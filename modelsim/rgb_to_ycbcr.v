==> flow/design.v <==
`timescale 1ns/1ps
module	rgb_to_ycbcr(
						input								clk,
						input				[7 : 0]		i_r_8b,
						input				[7 : 0]		i_g_8b,
						input				[7 : 0]		i_b_8b,
						input						      i_h_sync,
						input							   i_v_sync,
						input							   i_data_en,
						output			[7 : 0]		o_y_8b,
						output			[7 : 0]		o_cb_8b,
						output			[7 : 0]		o_cr_8b,
						output							o_h_sync,
						output							o_v_sync,                                                                                                  
						output						   o_data_en                                                                                                
						);
parameter	para_0183_10b = 10'd47;     
parameter	para_0614_10b = 10'd157;
parameter	para_0062_10b = 10'd16;
parameter	para_0101_10b = 10'd26;
parameter	para_0338_10b = 10'd86;
parameter	para_0439_10b = 10'd112;
parameter	para_0399_10b = 10'd102;
parameter	para_0040_10b = 10'd10;
parameter	para_16_18b = 18'd4096;
parameter	para_128_18b = 18'd32768;
wire				sign_cb;
wire				sign_cr;
reg[17: 0]	mult_r_for_y_18b;
reg[17: 0]	mult_r_for_cb_18b;
reg[17: 0]	mult_r_for_cr_18b;
reg[17: 0]	mult_g_for_y_18b;
reg[17: 0]	mult_g_for_cb_18b;
reg[17: 0]	mult_g_for_cr_18b;
reg[17: 0]	mult_b_for_y_18b;
reg[17: 0]	mult_b_for_cb_18b;
reg[17: 0]	mult_b_for_cr_18b;
reg[17: 0]	add_y_0_18b;
reg[17: 0]	add_cb_0_18b;
reg[17: 0]	add_cr_0_18b;
reg[17: 0]	add_y_1_18b;
reg[17: 0]	add_cb_1_18b;
reg[17: 0]	add_cr_1_18b;
reg[17: 0] 	result_y_18b;
reg[17: 0]	result_cb_18b;
reg[17: 0]	result_cr_18b;
reg[9:0] y_tmp;
reg[9:0] cb_tmp;
reg[9:0] cr_tmp;
reg					i_h_sync_delay_1;
reg					i_v_sync_delay_1;
reg					i_data_en_delay_1;
reg					i_h_sync_delay_2;
reg					i_v_sync_delay_2;
reg					i_data_en_delay_2;
reg					i_h_sync_delay_3;
reg					i_v_sync_delay_3;
reg					i_data_en_delay_3;
initial
begin
	mult_r_for_y_18b <= 18'd0;
	mult_r_for_cb_18b <= 18'd0;
	mult_r_for_cr_18b <= 18'd0;
	mult_g_for_y_18b <= 18'd0;
	mult_g_for_cb_18b <= 18'd0;
	mult_g_for_cr_18b <= 18'd0;
	mult_b_for_y_18b <= 18'd0;
	mult_g_for_cb_18b <= 18'd0;
	mult_b_for_cr_18b <= 18'd0;
	add_y_0_18b <= 18'd0;
	add_cb_0_18b <= 18'd0;
	add_cr_0_18b <= 18'd0;
	add_y_1_18b <= 18'd0;
	add_cb_1_18b <= 18'd0;
	add_cr_1_18b <= 18'd0;
	result_y_18b <= 18'd0;
	result_cb_18b <= 18'd0;
	result_cr_18b <= 18'd0;
	i_h_sync_delay_1 <= 1'd0;
	i_v_sync_delay_1 <= 1'd0;
	i_data_en_delay_1 <= 1'd0;
	i_h_sync_delay_2 <= 1'd0;
	i_v_sync_delay_2 <= 1'd0;
	i_data_en_delay_2 <= 1'd0;
end 
always @ (posedge	clk)
begin
	mult_r_for_y_18b <= i_r_8b * para_0183_10b;
	mult_r_for_cb_18b <= i_r_8b * para_0101_10b;
	mult_r_for_cr_18b <= i_r_8b * para_0439_10b;
end
always @ (posedge	clk)
begin
	mult_g_for_y_18b <= i_g_8b * para_0614_10b;
	mult_g_for_cb_18b <= i_g_8b * para_0338_10b;
	mult_g_for_cr_18b <= i_g_8b * para_0399_10b;
end
always @ (posedge	clk)
begin
	mult_b_for_y_18b <= i_b_8b * para_0062_10b;
	mult_b_for_cb_18b <= i_b_8b * para_0439_10b;
	mult_b_for_cr_18b <= i_b_8b * para_0040_10b;
end
always @ (posedge	clk)
begin
	add_y_0_18b <= mult_r_for_y_18b + mult_g_for_y_18b;
	add_y_1_18b <= mult_b_for_y_18b + para_16_18b;
	add_cb_0_18b <= mult_b_for_cb_18b + para_128_18b;
	add_cb_1_18b <= mult_r_for_cb_18b + mult_g_for_cb_18b;
	add_cr_0_18b <= mult_r_for_cr_18b + para_128_18b;
	add_cr_1_18b <= mult_g_for_cr_18b + mult_b_for_cr_18b;
end
assign	sign_cb = (add_cb_0_18b >= add_cb_1_18b);
assign	sign_cr = (add_cr_0_18b >= add_cr_1_18b);
always @ (posedge	clk)
begin
	result_y_18b <= add_y_0_18b + add_y_1_18b;
	result_cb_18b <= sign_cb ? (add_cb_0_18b - add_cb_1_18b) : 18'd0;
	result_cr_18b <= sign_cr ? (add_cr_0_18b - add_cr_1_18b) : 18'd0;
end
always @ (posedge	clk)
begin
	y_tmp <= result_y_18b[17:8] + {9'd0,result_y_18b[7]};
	cb_tmp <= result_cb_18b[17:8] + {9'd0,result_cb_18b[7]};
	cr_tmp <= result_cr_18b[17:8] + {9'd0,result_cr_18b[7]};
end
assign	o_y_8b 	= (y_tmp[9:8] == 2'b00) ? y_tmp[7 : 0] : 8'hFF;
assign	o_cb_8b 	= (cb_tmp[9:8] == 2'b00) ? cb_tmp[7 : 0] : 8'hFF;
assign	o_cr_8b 	= (cr_tmp[9:8] == 2'b00) ? cr_tmp[7 : 0] : 8'hFF;
always @ (posedge	clk)
begin
	i_h_sync_delay_1 <= i_h_sync;
	i_v_sync_delay_1 <= i_v_sync;
	i_data_en_delay_1 <= i_data_en;
	i_h_sync_delay_2 <= i_h_sync_delay_1;
	i_v_sync_delay_2 <= i_v_sync_delay_1;
	i_data_en_delay_2 <= i_data_en_delay_1;
	i_h_sync_delay_3 <= i_h_sync_delay_2;
	i_v_sync_delay_3 <= i_v_sync_delay_2;
	i_data_en_delay_3 <= i_data_en_delay_2;
end	
assign	o_h_sync = i_h_sync_delay_3;
assign	o_v_sync = i_v_sync_delay_3;
assign 	o_data_en = i_data_en_delay_3;
endmodule 
## Tool chain data of rgb_to_ycbcr

Tool output for the design above, in the order of the flow.
Lines are those of the file above, counted from 1.
Cell names lack the library's common part.
The mark n/a stands for no value.

| inputs | value |
|---|---|
| top module | rgb_to_ycbcr |
| clock | clk |
| library | sky130hd |
| library corner | tt_025C_1v80 |

## Word level

Counts by Yosys on the flattened word-level netlist (proc, flatten, opt, wreduce; memories kept). Register bits leave out memories and registers merged into their read ports (data or address); mux counts leave out enables and synchronous resets folded into registers. Print and check cells are left out. Cells with the same type and inputs are merged into one.

| operators by class | value |
|---|---|
| add/sub/neg operators | 12 |
| multipliers | 8 |
| divide/modulo/power cells | 0 |
| $lt $le $gt $ge | 2 |
| eq/ne operators | 0 |
| shift operators | 0 |
| multiplexer cells | 3 |
| bitwise logic cells | 0 |
| reduce/logical cells | 3 |

Operator list:

| operator | number |
|---|---|
| 8-bit by 6-bit multiplier with 14-bit output with constant B | 3 |
| 8-bit by 8-bit multiplier with 16-bit output with constant B | 1 |
| 8-bit by 3-bit multiplier with 11-bit output with constant B | 3 |
| 8-bit by 4-bit multiplier with 12-bit output with constant B | 1 |
| 18-bit by 16-bit adder with 18-bit output with constant B | 2 |
| 18-bit adder | 2 |
| 18-bit subtractor | 2 |
| 18-bit greater-or-equal comparator | 2 |
| 10-bit by 1-bit adder with 10-bit output | 3 |
| 8-bit 2-to-1 mux | 3 |
| 18-bit by 14-bit adder with 18-bit output | 1 |
| 14-bit by 16-bit adder with 17-bit output | 1 |
| 12-bit by 13-bit adder with 14-bit output with constant B | 1 |
| 2-bit logical NOT | 3 |

| storage and ports | value |
|---|---|
| bits in registers | 331 |
| latch bits | 0 |
| bits in writable memories | 0 |
| bits in read-only memories | 0 |
| word width x clocked read ports | 0 |
| memories kept | 0 |
| input port bits | 28 |
| output and inout port bits | 27 |
| word-level cells | 58 |

## Logic depth

Depth = most cells in a row (Yosys ltp): at word level without a register or memory, in the mapped netlist without a sequential cell, where the memories' decode and read muxes count.

| depth | value |
|---|---|
| depth after elaboration | 2 |
| ABC_AREA | 0 |
| depth in mapped cells | 16 |
| gate-level depth less buffers | 16 |

## Mapped cells and area

Yosys stat after the flow's synthesis: flattened, memories mapped to cells. It holds for the ABC_AREA given above (unset counts as 0); a run with the other value may have another netlist.

Cells by type:

| cell | number | area in all (sq um) |
|---|---|---|
| dfxtp_1 | 247 | 4.94E+03 |
| ha_1 | 237 | 2.97E+03 |
| fa_1 | 67 | 1.34E+03 |
| xnor2_1 | 101 | 884.598 |
| inv_1 | 215 | 807.024 |
| a21oi_1 | 75 | 375.36 |
| xor2_1 | 31 | 271.51 |
| nor2_1 | 61 | 228.97 |
| a21o_1 | 29 | 217.709 |
| o21ai_0 | 35 | 175.168 |
| or3_1 | 25 | 156.4 |
| nand3_1 | 29 | 145.139 |
| nand2_1 | 30 | 112.608 |
| o21a_1 | 15 | 112.608 |
| nor2b_1 | 17 | 106.352 |
| a2111oi_2 | 5 | 75.072 |
| and3_1 | 12 | 75.072 |
| o21bai_1 | 9 | 67.565 |

Not listed: further types 47, cells in them 102.

| synthesis totals | value |
|---|---|
| cells in the netlist | 1342 |
| cell area after synthesis | 13904.6 sq um |
| sequential part of the area | 4944.7 sq um |
| mapped flip-flops | 247 |
| buffers | 0 |

## Path before layout

Path of least setup slack by OpenSTA after synthesis, without wires, with an ideal clock, recovery checks aside; 20% of the period is set as input and as output delay. Where synthesis merged equal registers, the netlist keeps one of their names.

| timing after synthesis | value |
|---|---|
| kind | in2reg |
| from | input port i_g_8b[0] |
| to | register mult_g_for_y_18b[14] |
| clock period | 6.89 ns |
| external input delay | 1.378 ns |
| library setup time | 0.072 ns |
| time at the first pin | 1.378 ns |
| arrival time | 4.680 ns |
| required time | 6.818 ns |
| path slack | 2.137 ns |
| path delay | 3.374 ns |
| stages on the path | 16 |
| path buffers | 0 |
| synthesis period reached | 4.753 ns |

"path delay" is the arrival time less input delay plus setup time.
"stages on the path" counts driving pins, that of a launching flip-flop among them; a cell with two outputs on the path counts twice.
"synthesis period reached" = period - worst setup slack (recovery checks aside). The figure is calculated, with input and output delays left at 20% of the set period.
Between the ends stands the longest chain of elaborated cells between them, by number of cells; it is not shown to be the way that was timed. Of several equally long chains one is given.
Each line given opens the expression or statement behind the cell; cells for indexed reads and writes are added by Yosys, which also makes memories of some case tables.

| between the ends, after synthesis | value |
|---|---|
| path through | inv_1 fa_1 inv_1 ha_1 ha_1 inv_1 fa_1 inv_1 fa_1 a21o_1 a21oi_1 o21bai_1 a2111oi_2 o31ai_1 a21oi_1 xnor2_1 |
| cells in the longest elaborated chain | 1 |
| elaborated cells on any way between the ends | 1 |
| source lines of those cells | 1 |
| those cells by class | mul (1) |

RTL lines, path after synthesis:

| element | line | text |
|---|---|---|
| from (decl) | 5 | `input [7 : 0] i_g_8b,` |
| 8-bit by 8-bit multiplier with 16-bit output | 94 | `mult_g_for_y_18b <= i_g_8b * para_0614_10b;` |
| to (assign) | 94 |  |
| to (decl) | 32 | `reg[17: 0] mult_g_for_y_18b;` |

## Path in the finished layout

From the final timing report of job 1: the path of least setup slack in the routed layout; clock arrival at registers is part of the times.

| timing after layout | value |
|---|---|
| kind | in2reg |
| from | input port i_g_8b[5] |
| to | register mult_g_for_y_18b[8] |
| clock period | 2.64 ns |
| external input delay | 0.53 ns |
| library setup time | 0.11 ns |
| time at the first pin | 0.53 ns |
| arrival time | 3.78 ns |
| required time | 3.09 ns |
| path slack | -0.69 ns |
| stages on the path | 20 |
| path buffers | 11 |

Between the ends stands the longest chain of elaborated cells between them, by number of cells; it is not shown to be the way that was timed. Of several equally long chains one is given.

| between the ends, after layout | value |
|---|---|
| path through | buf_6 buf_6 fa_1 ha_1 ha_1 inv_2 fa_1 inv_2 ha_4 a21oi_4 buf_6 buf_6 buf_6 buf_6 buf_6 buf_6 buf_6 buf_6 buf_6 xnor2_2 |
| cells in the longest elaborated chain | 1 |
| elaborated cells on any way between the ends | 1 |
| source lines of those cells | 1 |
| those cells by class | mul (1) |

RTL lines, path after layout:

| element | line | text |
|---|---|---|
| from (decl) | 5 | `input [7 : 0] i_g_8b,` |
| 8-bit by 8-bit multiplier with 16-bit output | 94 | `mult_g_for_y_18b <= i_g_8b * para_0614_10b;` |
| to (assign) | 94 |  |
| to (decl) | 32 | `reg[17: 0] mult_g_for_y_18b;` |

# Flow runs of rgb_to_ycbcr

Measured results for rgb_to_ycbcr: 2 stored runs of the Yosys and OpenROAD flow on sky130hd. The settings differ; the order carries no meaning. The constraints put input and output delay at 20% of the set period each and load the outputs with 0.01 pF.
"clock period reached" is the run's clock period less its worst setup slack. It is reckoned from that one timing run; input and output delays stay at 20% of the period that was set.
"critical path time" = time allowed to the worst setup path (clock period - input delay - output delay, where it has them) - its slack; a late launch clock adds to it, a late capture clock takes from it.
"total power of the final layout" is the tool's figure for a default switching activity; nothing was simulated.
Settings: -- = not set for that run.

| run name | period_ns | CORE_UTILIZATION | SETUP_SLACK_MARGIN | PLACE_DENSITY | CTS_CLUSTER_DIAMETER | SLEW_MARGIN | CAP_MARGIN | CORE_MARGIN | PLACE_DENSITY_LB_ADDON | CORE_ASPECT_RATIO | CELL_PAD_IN_SITES_GLOBAL_PLACEMENT | TNS_END_PERCENT | GPL_TIMING_DRIVEN | GPL_ROUTABILITY_DRIVEN | total negative slack (ns) | final utilization (%) | total power of the final layout (µW) | standard-cell area of the final layout (sq um) | mapped cell area after synthesis (sq um) | clock period reached (ns) | lowest setup slack (ns) | critical path time (ns) | kind of the worst setup path | worst hold slack (ns) | area inside the die boundary (sq um) |
|---|---|---|---|---|---|---|---|---|---|---|---|---|---|---|---|---|---|---|---|---|---|---|---|---|---|
| job 1 | 2.64 | 21 | 0.47 | 0.74 | 311 | 35 | 20 | 2 | -- | -- | -- | -- | -- | -- | -11.172 | 31.7 | 22954 | 20818.7 | 13904.6 | 3.328 | -0.688 | 2.80 | in2reg | 0.274 | 68285.5 |
| job 2 | 3.83 | 38 | 0.97 | -- | -- | 20 | 20 | 2 | 0.04 | 1.22 | 1 | 35 | 0 | 1 | 0.000 | 47.4 | 13109 | 17130.2 | 13904.6 | 3.448 | 0.382 | 2.68 | in2reg | 0.310 | 38145.3 |
